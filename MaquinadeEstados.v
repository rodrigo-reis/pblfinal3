==> flow/design.v <==
module MaquinadeEstados (B0, 
	ErrSensor, ErrMoeda, 
	T10_bebida, T10_moeda, 
	T2_pressu, T10_aqueci, T2_entre, T6_errMoeda,
	T6_sensor, clock, ATUAL,
	sec10_bebida, sec10_moeda, 
	sec2_pressu, sec10_aqueci, sec2_entre, sec6_errMoeda,
	sec6_sensor, rgb_green, rgb_blue, rgb_red, on_off);
	input clock,
	B0, 
	ErrSensor, ErrMoeda, 
	T10_bebida, T10_moeda, 
	T2_pressu, T10_aqueci, T2_entre, T6_errMoeda,
	T6_sensor; 
	output  reg [2:0] ATUAL;
	output reg sec10_bebida, sec10_moeda, 
	sec2_pressu, sec10_aqueci, sec2_entre, sec6_errMoeda,
	sec6_sensor,rgb_green, rgb_blue, rgb_red,on_off;
	parameter ESPERA = 3'b000  
				,ESCOLHA = 3'b001  
				,VALOR = 3'b010  
				,BOMBAGEM = 3'b011  
				,AQUECIMENTO = 3'b100  
				,ENTREGA = 3'b101  
				,ERRO_SENSOR = 3'b110 
				,ERRO_MOEDA = 3'b111;
	reg [2:0] estados;
	initial begin
		estados <= ESPERA;
	end
	always @ (posedge clock) begin
		case (estados)
			ESPERA: begin
				if(B0==1'b0) estados <= ESPERA;
				else estados <= ESCOLHA;
			end
			ESCOLHA: begin 
				if(ErrSensor==1'b1) estados <= ERRO_SENSOR;
				else if(B0==1'b1 && T10_bebida==1'b0) estados <= VALOR;
				else if(T10_bebida==1'b1) estados <= ESPERA;			
			end
			VALOR: begin
				if( ErrSensor==1'b1) estados <= ERRO_SENSOR;
				else if(B0==1'b1 && ErrSensor==1'b0 && ErrMoeda==1'b1) estados <= ERRO_MOEDA;
				else if(T10_moeda==1'b1) estados <= ESPERA;
				else if(B0==1'b1 && T10_moeda==1'b0 && ErrSensor==1'b0 && ErrMoeda==1'b0) estados <= BOMBAGEM;
				end
			BOMBAGEM: begin 		
				if(T2_pressu==1'b0) estados <= BOMBAGEM;
				else if(T2_pressu==1'b1) estados <= AQUECIMENTO;
				end
			AQUECIMENTO: begin 
				if(T10_aqueci==1'b0) estados <= AQUECIMENTO;
				else if(T10_aqueci==1'b1) estados <= ENTREGA;
				end 
			ENTREGA: begin 
				if(T2_entre==1'b0) estados <= ENTREGA;
				else if(T2_entre==1'b1) estados <= ESPERA;
				end 
			ERRO_SENSOR: begin 
				if(T6_sensor==1'b0) estados <= ERRO_SENSOR;
				else if(T6_sensor==1'b1) estados <= ESPERA;
			end
			ERRO_MOEDA: begin
				if(T6_errMoeda==1'b0) estados <= ERRO_MOEDA;
				if(T6_errMoeda==1'b1) estados <= ESPERA;
			end
		endcase 
	end
	always @ (estados) begin
		case(estados)
			ESPERA: begin
			sec10_bebida=1'b0; 
			sec10_moeda=1'b0;
			sec2_pressu=1'b0;
			sec10_aqueci=1'b0;
			sec2_entre=1'b0;
			sec6_errMoeda=1'b0;
			sec6_sensor=1'b0;
			rgb_red = 1'b0;
			rgb_green = 1'b0;
			rgb_blue = 1'b0;
			on_off = 1'b0;
			ATUAL = 3'b000;
			end
			ESCOLHA: begin
			sec10_bebida=1'b1; 
			sec10_moeda=1'b0;
			sec2_pressu=1'b0;
			sec10_aqueci=1'b0;
			sec2_entre=1'b0;
			sec6_errMoeda=1'b0;
			sec6_sensor=1'b0;
			rgb_red = 1'b0;
			rgb_green = 1'b0;
			rgb_blue = 1'b0;
			on_off = 1'b0;
			ATUAL = 3'b001;
			end
			VALOR: begin
			sec10_bebida=1'b0; 
			sec10_moeda=1'b1;
			sec2_pressu=1'b0;
			sec10_aqueci=1'b0;
			sec2_entre=1'b0;
			sec6_errMoeda=1'b0;
			sec6_sensor=1'b0;
			rgb_red = 1'b0;
			rgb_green = 1'b0;
			rgb_blue = 1'b0;
			on_off = 1'b1;
			ATUAL = 3'b010;
			end
			BOMBAGEM: begin
			sec10_bebida=1'b0; 
			sec10_moeda=1'b0;
			sec2_pressu=1'b1;
			sec10_aqueci=1'b0;
			sec2_entre=1'b0;
			sec6_errMoeda=1'b0;
			sec6_sensor=1'b0;
			rgb_blue = 1'b1;
			rgb_red = 1'b0;
			rgb_green =1'b0;
			on_off = 1'b0;
			ATUAL = 3'b011;
			end
			AQUECIMENTO: begin
			sec10_bebida=1'b0; 
			sec10_moeda=1'b0;
			sec2_pressu=1'b0;
			sec10_aqueci=1'b1;
			sec2_entre=1'b0;
			sec6_errMoeda=1'b0;
			sec6_sensor=1'b0;
			rgb_red = 1'b1;
			rgb_green = 1'b0;
			rgb_blue = 1'b0;
			on_off = 1'b0;
			ATUAL = 3'b100;
			end
			ENTREGA: begin
			sec10_bebida=1'b0; 
			sec10_moeda=1'b0;
			sec2_pressu=1'b0;
			sec10_aqueci=1'b0;
			sec2_entre=1'b1;
			sec6_errMoeda=1'b0;
			sec6_sensor=1'b0;
			rgb_green = 1'b1;
			rgb_red = 1'b0;
			rgb_blue = 1'b0;
			on_off = 1'b0;
			ATUAL = 3'b101;
			end
			ERRO_SENSOR: begin
			sec10_bebida=1'b0; 
			sec10_moeda=1'b0;
			sec2_pressu=1'b0;
			sec10_aqueci=1'b0;
			sec2_entre=1'b0;
			sec6_errMoeda=1'b0;
			sec6_sensor=1'b1;
			rgb_red = 1'b0;
			rgb_green = 1'b0;
			rgb_blue = 1'b0;
			on_off = 1'b0;
			ATUAL = 3'b110;
			end
			ERRO_MOEDA: begin
			sec10_bebida=1'b0; 
			sec10_moeda=1'b0;
			sec2_pressu=1'b0;
			sec10_aqueci=1'b0;
			sec2_entre=1'b0;
			sec6_errMoeda=1'b1;
			sec6_sensor=1'b0;
			rgb_red = 1'b0;
			rgb_green = 1'b0;
			rgb_blue = 1'b0;
			on_off = 1'b0;
			ATUAL = 3'b111;
			end
			default begin 
				sec10_bebida=1'b0; 
				sec10_moeda=1'b0;
				sec2_pressu=1'b0;
				sec10_aqueci=1'b0;
				sec2_entre=1'b0;
				sec6_errMoeda=1'b0;
				sec6_sensor=1'b0;
				rgb_red = 1'b0;
				rgb_green = 1'b0;
				rgb_blue = 1'b0;
				on_off = 1'b0;
				ATUAL = 3'b000;
			end
		endcase
	end
endmodule 
======== Reports on MaquinadeEstados ========
Tool output for the design above, in the order of the flow.
Lines are those of the file above, counted from 1.
The mark - stands for no value.
inputs
  top module .............................. MaquinadeEstados
  clock port .............................. clock
  standard-cell library ................... sky130hd
  corner .................................. tt_025C_1v80

======== Word-level counts ========
Counts by Yosys on the flattened word-level netlist (proc, flatten, opt, wreduce; memories kept). Register bits leave out memories and registers merged into their read ports (data or address). Print and check cells are left out. Cells with the same type and inputs are merged into one.
Memory sizes are those after Yosys's memory passes, which may raise the word count (mostly to a power of two), join words into wider ones and drop unused or constant bits.
operators by class
  reduce/logical cells .................... 9
  eq/ne operators ......................... 9
  muxes and demuxes ....................... 14
  bitwise gates (word level) .............. 4
operator list
  cell                                    count
  two-way mux 3 bit                       11
  parallel mux 3 bit (select 8 bit)       1
  == test 3 bit with constant B           4
  nonzero test 8 bit                      1
  logical AND 1 bit                       6
  == test 3 x 2 -> 1 bit with constant B  2
  inequality test 5 bit with constant B   1
  NOT 1 bit                               4
  inequality test 4 bit with constant B   1
  == test 3 x 1 -> 1 bit with constant B  1
  logical NOT 3 bit                       1
  AND reduction 3 bit                     1
  two-way mux 1 bit                       2
storage and ports
  memory cells ............................ 1
  bits in read-only memories .............. 112
  flip-flop bits (word level) ............. 3
memory list
  memory           words  bits a word  read ports  wr ports  RTL line  source
  (no name shown)  8      14           1           0         71        case(estados)

======== Logic depth ========
Depth = most cells in a row (Yosys ltp): at word level without a register or memory, in the mapped netlist without a sequential cell, where the memories' decode and read muxes count.
logic depth
  depth after elaboration ................. 9
  ABC_AREA ................................ 0
  mapped depth ............................ 5
  mapped depth without buffers ............ 5

======== Netlist ========
The flow's flattened synthesis, as Yosys stat reports it; memories are mapped. The netlist is that of the ABC_AREA named above (0 if unset); the other value can give another one.
cell types
  type                        count  total area (um^2)
  sky130_fd_sc_hd__edfxtp_1   3      90.086
  sky130_fd_sc_hd__buf_6      3      33.782
  sky130_fd_sc_hd__buf_4      4      30.029
  sky130_fd_sc_hd__a21oi_1    4      20.019
  sky130_fd_sc_hd__nor3b_4    1      18.768
  sky130_fd_sc_hd__a2bb2oi_2  1      15.014
  sky130_fd_sc_hd__nand2_1    4      15.014
  sky130_fd_sc_hd__nor2_1     4      15.014
  sky130_fd_sc_hd__nand2b_4   1      13.763
  sky130_fd_sc_hd__nand2b_1   2      12.512
  sky130_fd_sc_hd__nor3b_2    1      12.512
  sky130_fd_sc_hd__and2b_4    1      10.01
  sky130_fd_sc_hd__mux2i_1    1      10.01
  sky130_fd_sc_hd__nand3_1    2      10.01
  sky130_fd_sc_hd__o21ai_1    2      10.01
  sky130_fd_sc_hd__a211o_1    1      8.758
  sky130_fd_sc_hd__and2_4     1      8.758
  sky130_fd_sc_hd__and2b_2    1      8.758
Not listed: further types 9, cells in them 10.
mapped netlist
  buffers ................................. 7
  cells in the netlist .................... 47
  mapped flip-flops ....................... 3
  cell area after synthesis ............... 409.1 um^2

======== Path before layout ========
Source: OpenSTA report_checks on the synthesized netlist (no wires, ideal clock, input and output delay 20% of the period each), path of least setup slack; recovery checks are left aside. Register names are those of the netlist, which keeps one name where synthesis merged equal registers.
timing after synthesis
  kind .................................... flip-flop to flip-flop
  from .................................... reg estados[0]
  to ...................................... reg estados[0]
  driving pins on the path ................ 5
  library setup time ...................... 0.324 ns
  time at the first pin ................... 0.000 ns
  path slack .............................. -0.076 ns
  data arrival time ....................... 1.082 ns
  period .................................. 1.33 ns
  delay of the path ....................... 1.406 ns
  data required time ...................... 1.006 ns
  period reached after synthesis .......... 1.406 ns
"delay of the path" = arrival - input delay + setup time.
"driving pins on the path" counts driving pins, that of a launching flip-flop among them; a cell with two outputs on the path counts twice.
"period reached after synthesis" is the clock period less the worst setup slack; recovery checks do not enter. This is arithmetic on one report: input and output delays are still those of the set period (20% each).
The rows between start and end are the longest chain of elaborated cells between them; the timing report does not say that the signal goes this way. Where chains are equally long, one stands for them.
A line is the first line of the expression or statement that the cell stems from. Yosys adds cells for indexed reads and writes and turns some case tables into memories.
A register here has more assigning lines than the two given.
The path ends at the enable pin of a flip-flop; only ways to that pin are counted.
between the ends, after synthesis
  cell sequence ........................... sky130_fd_sc_hd__edfxtp_1 -> sky130_fd_sc_hd__buf_6 -> sky130_fd_sc_hd__nor3b_4 -> sky130_fd_sc_hd__nor2b_1 -> sky130_fd_sc_hd__o21ai_1
  length of the longest elaborated chain .. 3
  elaborated cells between the ends (all ways) .. 12
  source lines of those cells ............. 1
  classes of those cells .................. eq/ne (9); reduce/logical (3)
RTL lines, path after synthesis
  what                 RTL line  source
  from (decl)          27        reg [2:0] estados;
  from (assign)        34        if(B0==1'b0) estados <= ESPERA;
  from (assign)        35        else estados <= ESCOLHA;
  == test 3 bit        32        case (estados)
  nonzero test 8 bit   -
  AND reduction 3 bit  -
  to (assign)          34
  to (assign)          35
  to (decl)            27
Nets of the timed path that keep an RTL name, with a line that drives or declares them; the list need not be complete.
nets with RTL names, path after synthesis
  net           RTL line  source
  sec10_bebida  71        case(estados)

======== Timing after layout ========
From the final timing report of flow run 1: the path of least setup slack in the routed layout; clock arrival at registers is part of the times.
timing after layout
  kind .................................... flip-flop to output port
  from .................................... reg estados[1]
  to ...................................... out sec10_aqueci
  external output delay ................... 0.32 ns
  data required time ...................... 1.28 ns
  period .................................. 1.6 ns
  path slack .............................. -0.02 ns
  driving pins on the path ................ 5
  data arrival time ....................... 1.30 ns
  time at the first pin ................... 0.24 ns
The rows between start and end are the longest chain of elaborated cells between them; the timing report does not say that the signal goes this way. Where chains are equally long, one stands for them.
A memory read counts as a cell of the chain, while the word-level depth stops at memories.
A register here has more assigning lines than the two given.
between the ends, after layout
  cell sequence ........................... sky130_fd_sc_hd__edfxtp_1 -> sky130_fd_sc_hd__buf_6 -> sky130_fd_sc_hd__buf_6 -> sky130_fd_sc_hd__nor3b_4 -> sky130_fd_sc_hd__buf_2
  length of the longest elaborated chain .. 1
  elaborated cells between the ends (all ways) .. 1
  source lines of those cells ............. 1
  classes of those cells .................. memory (1)
RTL lines, path after layout
  what                      RTL line  source
  from (decl)               27        reg [2:0] estados;
  from (assign)             34        if(B0==1'b0) estados <= ESPERA;
  from (assign)             35        else estados <= ESCOLHA;
  memory read (8 x 14 bit)  71        case(estados)
  to (decl)                 17        sec2_pressu, sec10_aqueci, sec2_entre, sec6_errMoeda,

Ticket comment

Settings and measured results of 2 stored flow runs for module MaquinadeEstados (sky130hd), not sorted in any way. The constraints put input and output delay at 20% of the set period each and load the outputs with 0.01 pF.
"clock period achieved" = clock period - worst setup slack. The figure is calculated, with input and output delays left at 20% of the set period.
"critical setup path time" = time allowed to the worst setup path (clock period - input delay - output delay, where it has them) - its slack; a late launch clock adds to it, a late capture clock takes from it.

======== flow run 1 ========
==> flow/run.sh <==
#!/bin/bash
# the make line also repeats the synthesis and layout settings of config.mk as NAME=value (left out here)
make -C /OpenROAD-flow-scripts/flow DESIGN_CONFIG=/design/flow/config.mk WORK_HOME=/design/flow/orfs CLKGATE_MAP_FILE= finish
==> flow/config.mk <==
export PLATFORM = sky130hd
export DESIGN_NAME = MaquinadeEstados
export DESIGN_NICKNAME = MaquinadeEstados
export VERILOG_FILES = /design/flow/design.v
export SDC_FILE = /design/flow/constraint.sdc
export NUM_CORES = 4
export LEC_CHECK = 0
export CAP_MARGIN = 20
export CORE_MARGIN = 2
export CORE_UTILIZATION = 15
export SLEW_MARGIN = 20
==> flow/constraint.sdc <==
create_clock -name core_clock -period 1.6 [get_ports {clock}]
set_input_delay 0.3200 -clock core_clock [delete_from_list [all_inputs] [get_ports {clock}]]
set_output_delay 0.3200 -clock core_clock [all_outputs]
set_load 0.01 [all_outputs]

-------- measured, flow run 1 --------
  area of the synthesized netlist ......... 409.1 um^2
  setup total negative slack .............. -0.045 ns
  clock period achieved ................... 1.623 ns
  smallest setup slack .................... -0.023 ns
  utilization ............................. 30.3%
  standard-cell area after layout ......... 763.2 um^2
  critical setup path time ................ 1.30 ns
  critical path type ...................... flip-flop to output port
  overall die area ........................ 3,161.2 um^2

======== flow run 2 ========
==> flow/run.sh <==
#!/bin/bash
# the make line also repeats the synthesis and layout settings of config.mk as NAME=value (left out here)
make -C /OpenROAD-flow-scripts/flow DESIGN_CONFIG=/design/flow/config.mk WORK_HOME=/design/flow/orfs CLKGATE_MAP_FILE= finish
==> flow/config.mk <==
export PLATFORM = sky130hd
export DESIGN_NAME = MaquinadeEstados
export DESIGN_NICKNAME = MaquinadeEstados
export VERILOG_FILES = /design/flow/design.v
export SDC_FILE = /design/flow/constraint.sdc
export NUM_CORES = 4
export LEC_CHECK = 0
export ABC_AREA = 0
export CAP_MARGIN = 5
export CELL_PAD_IN_SITES_GLOBAL_PLACEMENT = 2
export CORE_MARGIN = 2
export CORE_UTILIZATION = 58
export CTS_CLUSTER_SIZE = 47
export GPL_ROUTABILITY_DRIVEN = 1
export MAX_ROUTING_LAYER = met4
export PLACE_DENSITY_LB_ADDON = 0.19
export SETUP_SLACK_MARGIN = -0.03
export SLEW_MARGIN = 20
==> flow/constraint.sdc <==
create_clock -name core_clock -period 1.39 [get_ports {clock}]
set_input_delay 0.2780 -clock core_clock [delete_from_list [all_inputs] [get_ports {clock}]]
set_output_delay 0.2780 -clock core_clock [all_outputs]
set_load 0.01 [all_outputs]

-------- flow run 2 --------
  no final report: floorplanning broke off with PDN-0185
