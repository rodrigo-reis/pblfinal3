==> flow/design.v <==
module divisor_clock(clock_in,clock_out700hz,clock_out1hz);
input clock_in; 
output clock_out700hz, clock_out1hz; 
reg[15:0] counter=16'd0;
reg[24:0] counter2=25'd0;
initial begin 
	counter = 0;
	counter2 = 0;
end
assign clock_out700hz = counter[15];
assign clock_out1hz = counter2[24];
always @(posedge clock_in) begin
	counter <= counter + 1'b1;
	if (counter == 16'b1111111111111111) begin
		counter <= 0;
	end
end
always @(posedge clock_in) begin
	counter2 <= counter2 + 1'b1;
	if (counter2 == 25'b1111111111111111111111111) begin
		counter2 <= 0;
	end
end 
endmodule 
Tool chain data of divisor_clock
The steps from the RTL of divisor_clock to its reports follow in flow order. Line numbers count from 1 in the design file above. Library cell names are shortened. Not given: --

Top module: divisor_clock. Clock input: clock_in. Cell library: sky130hd. Library corner: tt_025C_1v80.

After elaboration
Yosys after proc, flatten, opt, wreduce and memory -nomap, before mapping. Enables and synchronous resets that opt folds into registers are not counted as muxes. Memory bits, and registers merged into a memory's read port (data or address), are not among the register bits. Print and check cells are not counted. Equal cells are merged and count once.

The figure for $add $sub $neg is 2. Under multiply operators stands 0. Divide/modulo/power cells: 0. Under $lt $le $gt $ge stands 0. Equality and inequality tests: 2. Shift operators: 0. For muxes and demuxes the number is 0. The entry for bitwise operators reads 0. For reductions and logical operators the number is 0.

Operator list (number): adder 25 x 1 -> 25 bit with constant B (1); equality test 25 bit with constant B (1); adder 16 x 1 -> 16 bit with constant B (1); equality test 16 bit with constant B (1).

Under flip-flop bits (word level) stands 41. The entry for latch bits reads 0. RAM bits: 0. Bits in read-only memories: 0. The figure for clocked read ports x word width is 0. For memory cells the number is 0. The entry for cells after elaboration reads 6.

Logic depth
Depth = most cells in a row (Yosys ltp): at word level without a register or memory, in the mapped netlist without a sequential cell, where the memories' decode and read muxes count.

The figure for depth in word-level cells is 1. For ABC_AREA the number is 0. The figure for mapped depth is 6.

After synthesis
The flow's flattened synthesis, as Yosys stat reports it; memories are mapped. The netlist is that of the ABC_AREA named above (0 if unset); the other value can give another one.

For standard cells after synthesis the number is 179. Mapped area: 1729.2 µm². Under flip-flop cells stands 41. The figure for buffers is 4.

Cell types: dfxtp_1 (number 41, total area 820.787 µm²); xnor2_1 (number 19, total area 166.41 µm²); xor2_1 (number 13, total area 113.859 µm²); nand3_1 (number 17, total area 85.082 µm²); nor2_1 (number 18, total area 67.565 µm²); and3_1 (number 10, total area 62.56 µm²); nand4_1 (number 8, total area 50.048 µm²); and4_1 (number 5, total area 43.792 µm²); nand2_1 (number 7, total area 26.275 µm²); ha_1 (number 2, total area 25.024 µm²); nor3_1 (number 5, total area 25.024 µm²); inv_1 (number 6, total area 22.522 µm²); nor3_2 (number 2, total area 20.019 µm²); nor4_1 (number 3, total area 18.768 µm²); nand3_4 (number 1, total area 17.517 µm²); o311ai_1 (number 2, total area 17.517 µm²); a31oi_1 (number 2, total area 12.512 µm²); nand4_2 (number 1, total area 12.512 µm²).

Other cell types: 14; their cells: 17.

Worst setup path after synthesis
Source: OpenSTA report_checks on the synthesized netlist (no wires, ideal clock, input and output delay 20% of the period each), path of least setup slack; recovery checks are left aside. Register names are those of the netlist, which keeps one name where synthesis merged equal registers.

Path kind: register -> register. From: reg counter2[0]. To: reg counter2[11]. The figure for clock period is 1.81 ns. For library setup time the number is 0.118 ns. For time at the first pin the number is 0.000 ns. Under arrival stands 1.378 ns. For data required time the number is 1.692 ns. The entry for setup slack reads 0.314 ns. Path delay: 1.496 ns. The entry for stages on the path reads 7. The figure for synthesis period reached is 1.496 ns.

"path delay" = arrival - input delay + setup time. "stages on the path" counts driving pins, that of a launching flip-flop among them; a cell with two outputs on the path counts twice. "synthesis period reached" is the clock period less the worst setup slack; recovery checks do not enter. This is arithmetic on one report: input and output delays are still those of the set period (20% each). The rows between start and end are the longest chain of elaborated cells between them; the timing report does not say that the signal goes this way. Where chains are equally long, one stands for them. Each line given opens the expression or statement behind the cell; cells for indexed reads and writes are added by Yosys, which also makes memories of some case tables.

Cells stage by stage: dfxtp_1 > ha_1 > nand3_1 > nor3_2 > and4_1 > buf_2 > nor2_1. The figure for length of the longest elaborated chain is 1. For elaborated cells between the ends (all ways) the number is 2. RTL lines with such cells: 2. Classes of those cells: add/sub: 1; eq/ne: 1.

Ends and longest elaborated chain, after synthesis: from (decl) (line 5) `reg[24:0] counter2=25'd0;`; from (assign) (line 19) `counter2 <= counter2 + 1'b1;`; from (assign) (line 21) `counter2 <= 0;`; adder 25 x 1 -> 25 bit (line 19); to (assign) (line 19); to (assign) (line 21); to (decl) (line 5).

Timing after layout
From the final timing report of run B: the path of least setup slack in the routed layout; clock arrival at registers is part of the times.

Path kind: register -> output. From: reg counter[15]. To: out clock_out700hz. The figure for clock period is 1.66 ns. Under external output delay stands 0.33 ns. For time at the first pin the number is 0.28 ns. Under arrival stands 1.21 ns. For data required time the number is 1.33 ns. The entry for setup slack reads 0.12 ns. The entry for stages on the path reads 2.

Cells stage by stage: dfxtp_1 > clkdlybuf4s50_1. The figure for length of the longest elaborated chain is 0. For elaborated cells between the ends (all ways) the number is 0. RTL lines with such cells: 0.

Ends and longest elaborated chain, after layout: from (decl) (line 4) `reg[15:0] counter=16'd0;`; from (assign) (line 13) `counter <= counter + 1'b1;`; from (assign) (line 15) `counter <= 0;`; to (decl) (line 3) `output clock_out700hz, clock_out1hz;`.

Hand-over note for divisor_clock

Record of 2 stored runs of the RTL-to-layout flow on divisor_clock, platform sky130hd. The runs are unordered. Constraints: input delay and output delay 20% of the set period each, output load 0.01 pF. "achieved period" is the run's clock period less its worst setup slack. It is reckoned from that one timing run; input and output delays stay at 20% of the period that was set. "allowed time less slack (worst setup path)" means the part of the period allowed to the worst setup path (the constraints hold back 20% at inputs and 20% at outputs) less its slack; where the path has registers, the arrival times of their clocks count too. "total design power" rests on the timing tool's default activity at the inputs, not on a simulated workload.

Run A has these settings: period_ns 1.2; CORE_UTILIZATION 70; PLACE_DENSITY 0.59; HOLD_SLACK_MARGIN -0.07; CELL_PAD_IN_SITES_GLOBAL_PLACEMENT 2; TNS_END_PERCENT 20; GPL_TIMING_DRIVEN 1; GPL_ROUTABILITY_DRIVEN 1; CAP_MARGIN 15; CORE_MARGIN 2; SLEW_MARGIN 20. Outcome: no final report: placement broke off with GPL-0301.

Run B has these settings: period_ns 1.66; CAP_MARGIN 20; CORE_MARGIN 2; CORE_UTILIZATION 40; SLEW_MARGIN 20. The measured setup slack of the critical path is 0.122 ns. The measured die size is 4865.1 µm². The post-route worst hold slack is 0.448 ns. The sum of negative setup slack is 0.000 ns. The allowed time less slack (worst setup path) reads 1.21 ns. Worst setup path type: register -> output. For the post-synthesis cell area the run shows 1729.2 µm². The standard-cell area of the final layout reads 1950.6 µm². The achieved period is 1.538 ns. The post-layout utilization is 0.477. The total design power reads 1.634 mW.

End of note.
